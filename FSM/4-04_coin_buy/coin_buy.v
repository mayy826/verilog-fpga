==> flow/design.v <==
`timescale 1 ns/1 ns
module coin_buy( five_dollar, ten_dollar, clk, rstn, change_return, product_release);
	input 	five_dollar, ten_dollar, clk, rstn;
	output	change_return, product_release; 
	reg	product_release,change_return;
	parameter
	ZERO 	    = 6'b000000,
	FIVE  	    = 6'b000101,
	TEN 	    = 6'b001010,
	FIFTEEN     = 6'b001111,
	TWENTY      = 6'b010100,
	TWENTY_FIVE = 6'b011001,
	THIRTY      = 6'b011110;	
	reg		[5:0] dollar;
	reg		five_dollar_dy1,five_dollar_dy2, ten_dollar_dy1, ten_dollar_dy2;
	wire	five_dollar_pulse, ten_dollar_pulse;
	always@(posedge clk or negedge rstn)
	begin
		if(!rstn)begin
		five_dollar_dy1 <= 1'b0;
		five_dollar_dy2 <= 1'b0;
		ten_dollar_dy1  <= 1'b0;
		ten_dollar_dy2  <= 1'b0;
		end
		else begin
		five_dollar_dy1 <= #1 five_dollar;
		five_dollar_dy2 <= #1 five_dollar_dy1;
		ten_dollar_dy1  <= #1 ten_dollar;
		ten_dollar_dy2  <= #1 ten_dollar_dy1;		
		end	
	end
	assign five_dollar_pulse = five_dollar_dy1 && ~ five_dollar_dy2;
	assign ten_dollar_pulse = ten_dollar_dy1 && ~ ten_dollar_dy2;
	always@(posedge clk or negedge rstn)
	begin
		if(!rstn)begin
		dollar			<= ZERO;
		change_return	<= 1'b0;
		product_release <= 1'd0;
		end		
		else 
		 case(dollar)
		 ZERO : begin
				 change_return	  <= 1'b0;
				 product_release <= 1'b0;
				if (five_dollar_pulse == 1'b1)
				dollar <= FIVE;
				else 
				if (ten_dollar_pulse == 1'b1)
				dollar <= TEN;
				else
				dollar <= ZERO;
				end
		 FIVE : begin
				 change_return	  <= 1'b0;
				 product_release <= 1'b0;		 
				if (five_dollar_pulse == 1'b1)
				dollar <= TEN;
				else 
				if (ten_dollar_pulse == 1'b1)
				dollar <= FIFTEEN;
				else
				dollar <= FIVE;
				end
		 TEN : begin
				 change_return	  <= 1'b0;
				 product_release <= 1'b0;
				if (five_dollar_pulse == 1'b1)
				dollar <= FIFTEEN;
			    else 
				if (ten_dollar_pulse == 1'b1)
				dollar <= TWENTY;
				else
				dollar <= TEN;
				end
		 FIFTEEN : begin
				 change_return	 <= 1'b0;
				 product_release <= 1'b0;
				if (five_dollar_pulse == 1'b1)
				dollar <= TWENTY;
			 else 
				if (ten_dollar_pulse == 1'b1)
				dollar <= TWENTY_FIVE;
				else
				dollar <= FIFTEEN;
				end
		 TWENTY : begin
				 change_return	 <= 1'b0;
				 product_release <= 1'b0;
				 if (five_dollar_pulse == 1'b1)
				dollar <= TWENTY_FIVE;
			 else 
				if (ten_dollar_pulse == 1'b1)
				dollar <= THIRTY;
				else
				dollar <= TWENTY;
				end
		 TWENTY_FIVE :begin
			  product_release <= 1'b1;
			  change_return	  <= 1'b0;
			  dollar 	  <= ZERO;
			 end
		 THIRTY :begin
			  change_return	   <= 1'b1;
			  product_release <= 1'd1;
			  dollar 	  <= ZERO;
			 end
		default : begin
				  change_return	  <= 1'b0;
				  product_release <= 1'b0;
				  dollar  	  <= ZERO;
				  end
		endcase
	end	
	endmodule
Reports on coin_buy. The steps from the RTL of coin_buy to its reports follow in flow order. Line numbers count from 1 in the design file above. Cell names lack the library's common part. The mark -- stands for no value.

Design top: coin_buy. Clock port: clk. Cell library: sky130hd. Corner: tt_025C_1v80.

Word-level counts. Yosys after proc, flatten, opt, wreduce and memory -nomap, before mapping. Enables and synchronous resets that opt folds into registers are not counted as muxes. Memory bits, and registers merged into a memory's read port (data or address), are not among the register bits. Print and check cells are not counted. Equal cells are merged and count once.

For register bits the number is 12. The figure for latch bits is 0. Under word width x clocked read ports stands 0. The figure for output and inout port bits is 2. For bits in read-only memories the number is 0. The figure for bits in writable memories is 0. For input port bits the number is 4. Under memory cells stands 0.

Under muxes and demuxes stands 13. Multiply operators: 0. Under reduce/logical cells stands 4. For equality and inequality tests the number is 6. The entry for magnitude comparators reads 0. The figure for shift-type cells is 0. The entry for divide/modulo/power cells reads 0. The entry for bitwise gates (word level) reads 2. Under add/sub/neg operators stands 0.

Operators with widths (count): 6-bit parallel mux with 5-bit select (1); 4-bit two-way mux (6); 5-bit two-way mux (4); 6-bit by 5-bit equality test with 1-bit output with constant B (3); 6-bit by 4-bit equality test with 1-bit output with constant B (2); 6-bit by 3-bit equality test with 1-bit output with constant B (1); 6-bit logical NOT (1); 1-bit logical AND (2); 1-bit inverter (2); 2-bit OR reduction (1); 1-bit two-way mux (2).

Longest topological paths. Longest topological path by Yosys (ltp), each cell counted once; first at word level (registers and memories cut), then after technology mapping (sequential cells cut; the memories' decode and read muxes count).

Depth in word-level cells: 5. ABC_AREA: 0. For gate-level depth with buffers the number is 4. For mapped depth without buffers the number is 3.

Netlist. Yosys stat after the flow's synthesis: flattened, memories mapped to cells. It holds for the ABC_AREA given above (unset counts as 0); a run with the other value may have another netlist.

Cell types: dfrtp_1 (count 12, total area 300.288 µm²); mux2i_1 (count 3, total area 30.029 µm²); nor2b_4 (count 2, total area 27.526 µm²); dfstp_2 (count 1, total area 26.275 µm²); buf_6 (count 2, total area 22.522 µm²); nand2_1 (count 5, total area 18.768 µm²); o21ai_1 (count 3, total area 15.014 µm²); a22o_1 (count 1, total area 8.758 µm²); a21o_1 (count 1, total area 7.507 µm²); and3_1 (count 1, total area 6.256 µm²); nand2b_1 (count 1, total area 6.256 µm²); nor2_2 (count 1, total area 6.256 µm²); or2_2 (count 1, total area 6.256 µm²); nand3_1 (count 1, total area 5.005 µm²).

Synthesis area: 486.7 µm². For sequential part of the area the number is 326.6 µm². The entry for mapped cells reads 35. The figure for mapped flip-flops is 13. Under buffer cells stands 2.

Path before layout. Source: OpenSTA report_checks on the synthesized netlist (no wires, ideal clock, input and output delay 20% of the period each), path of least setup slack; recovery checks are left aside. Register names are those of the netlist, which keeps one name where synthesis merged equal registers.

Kind: register to register. From: register ten_dollar_dy2. To: register dollar. Under clock period stands 2020 ps. The entry for required time reads 1899 ps. For delay of the path the number is 944 ps. For time at the first pin the number is 0 ps. Path slack: 1076 ps. Driving pins on the path: 5. Under path buffers stands 1. Data arrival time: 823 ps. Period reached after synthesis: 944 ps.

"delay of the path" = arrival - input delay + setup time. "driving pins on the path" counts driving pins, that of a launching flip-flop among them; a cell with two outputs on the path counts twice. "period reached after synthesis" = period - worst setup slack (recovery checks aside). The figure is calculated, with input and output delays left at 20% of the set period. Where an end lacks its bit number, it is one bit of the signal, or one of the new flip-flops if synthesis recoded a state register. A register here has more assigning lines than the two given.

Cells stage by stage: dfrtp_1 -> nor2b_4 -> buf_6 -> mux2i_1 -> o21ai_1.

Ends and longest elaborated chain, post-synthesis: start, declared (RTL line 15) `reg five_dollar_dy1,five_dollar_dy2, ten_dollar_dy1, ten_dollar_dy2;`; start, assigned (RTL line 23) `ten_dollar_dy2 <= 1'b0;`; start, assigned (RTL line 29) `ten_dollar_dy2 <= #1 ten_dollar_dy1;`; end, assigned (RTL line 37) `dollar <= ZERO;`; end, assigned (RTL line 47) `dollar <= FIVE;`; end, declared (RTL line 14) `reg [5:0] dollar;`.

No chain of elaborated cells between the ends is given.

Timing after layout. From the final timing report of job 2: the path of least setup slack in the routed layout; clock arrival at registers is part of the times. The path's times are printed in steps of 10 ps; the period is the one set.

Kind: register to register. From: register ten_dollar_dy2. To: register dollar. Path slack: -160 ps. Under clock period stands 867 ps. Under path buffers stands 0. Driving pins on the path: 4. Data arrival time: 1190 ps. The entry for required time reads 1030 ps. For time at the first pin the number is 260 ps.

Where an end lacks its bit number, it is one bit of the signal, or one of the new flip-flops if synthesis recoded a state register. Between the ends stands the longest chain of elaborated cells between them, by number of cells; it is not shown to be the way that was timed. Of several equally long chains one is given. Each line given opens the expression or statement behind the cell; cells for indexed reads and writes are added by Yosys, which also makes memories of some case tables. A register here has more assigning lines than the two given.

Cells stage by stage: dfrtp_1 -> nor2b_4 -> mux2i_1 -> o21ai_1. The figure for length of the longest elaborated chain is 5. For elaborated cells on any way between the ends the number is 13. The entry for RTL lines with such cells reads 12.

Ends and longest elaborated chain, after layout: start, declared (RTL line 15) `reg five_dollar_dy1,five_dollar_dy2, ten_dollar_dy1, ten_dollar_dy2;`; start, assigned (RTL line 23) `ten_dollar_dy2 <= 1'b0;`; start, assigned (RTL line 29) `ten_dollar_dy2 <= #1 ten_dollar_dy1;`; 1-bit inverter (RTL line 33) `assign ten_dollar_pulse = ten_dollar_dy1 && ~ ten_dollar_dy2;`; 1-bit logical AND (RTL line 33); 4-bit two-way mux (RTL line 93) `if (ten_dollar_pulse == 1'b1)`; 4-bit two-way mux (RTL line 90) `if (five_dollar_pulse == 1'b1)`; 6-bit parallel mux with 5-bit select (RTL line 42) `case(dollar)`; end, assigned (RTL line 37) `dollar <= ZERO;`; end, assigned (RTL line 47) `dollar <= FIVE;`; end, declared (RTL line 14) `reg [5:0] dollar;`.

Appendix: measured runs

coin_buy through Yosys and OpenROAD on sky130hd: 2 stored runs, unordered, with their settings and measured results. The constraints put input and output delay at 20% of the set period each and load the outputs with 0.01 pF. "achieved period" = clock period - worst setup slack. The figure is calculated, with input and output delays left at 20% of the set period. By "time on the worst setup path" is meant the share of the clock period that the worst setup path is allowed (20% is reserved at inputs, 20% at outputs), minus its slack. Clock arrival times at its registers enter into it. "power consumption": no workload was simulated; the value follows from the tool's default switching activity. "time on the worst setup path" is known to 10 ps.

Job 1 has these settings: period_ns 1.27; CORE_UTILIZATION 63; PLACE_DENSITY_LB_ADDON 0.06; CORE_ASPECT_RATIO 0.79; CORE_MARGIN 2; CELL_PAD_IN_SITES_DETAIL_PLACEMENT 2; TNS_END_PERCENT 70; CTS_CLUSTER_DIAMETER 182; SLEW_MARGIN 10; MAX_ROUTING_LAYER met5; CAP_MARGIN 20. Outcome: did not finish, floorplanning stopped with PDN-0185.

Job 2 has these settings: period_ns 0.867; CORE_UTILIZATION 49; SETUP_SLACK_MARGIN 0.21; PLACE_DENSITY 0.81; GPL_TIMING_DRIVEN 1; CTS_CLUSTER_SIZE 22; MIN_ROUTING_LAYER met2; CAP_MARGIN 20; CORE_MARGIN 2; SLEW_MARGIN 20. The measured mapped cell area after synthesis is 486.7 µm². The area inside the die boundary comes to 1261.3 µm². The standard-cell area of the final layout is 610.6 µm². The final design utilization reads 66.2 %. For the setup slack of the critical path the run shows -162 ps. The setup total negative slack is -1059 ps. The measured power consumption is 1003 µW. The achieved period is 1029 ps. For the time on the worst setup path the run shows 1030 ps. Worst setup path type: register to register.
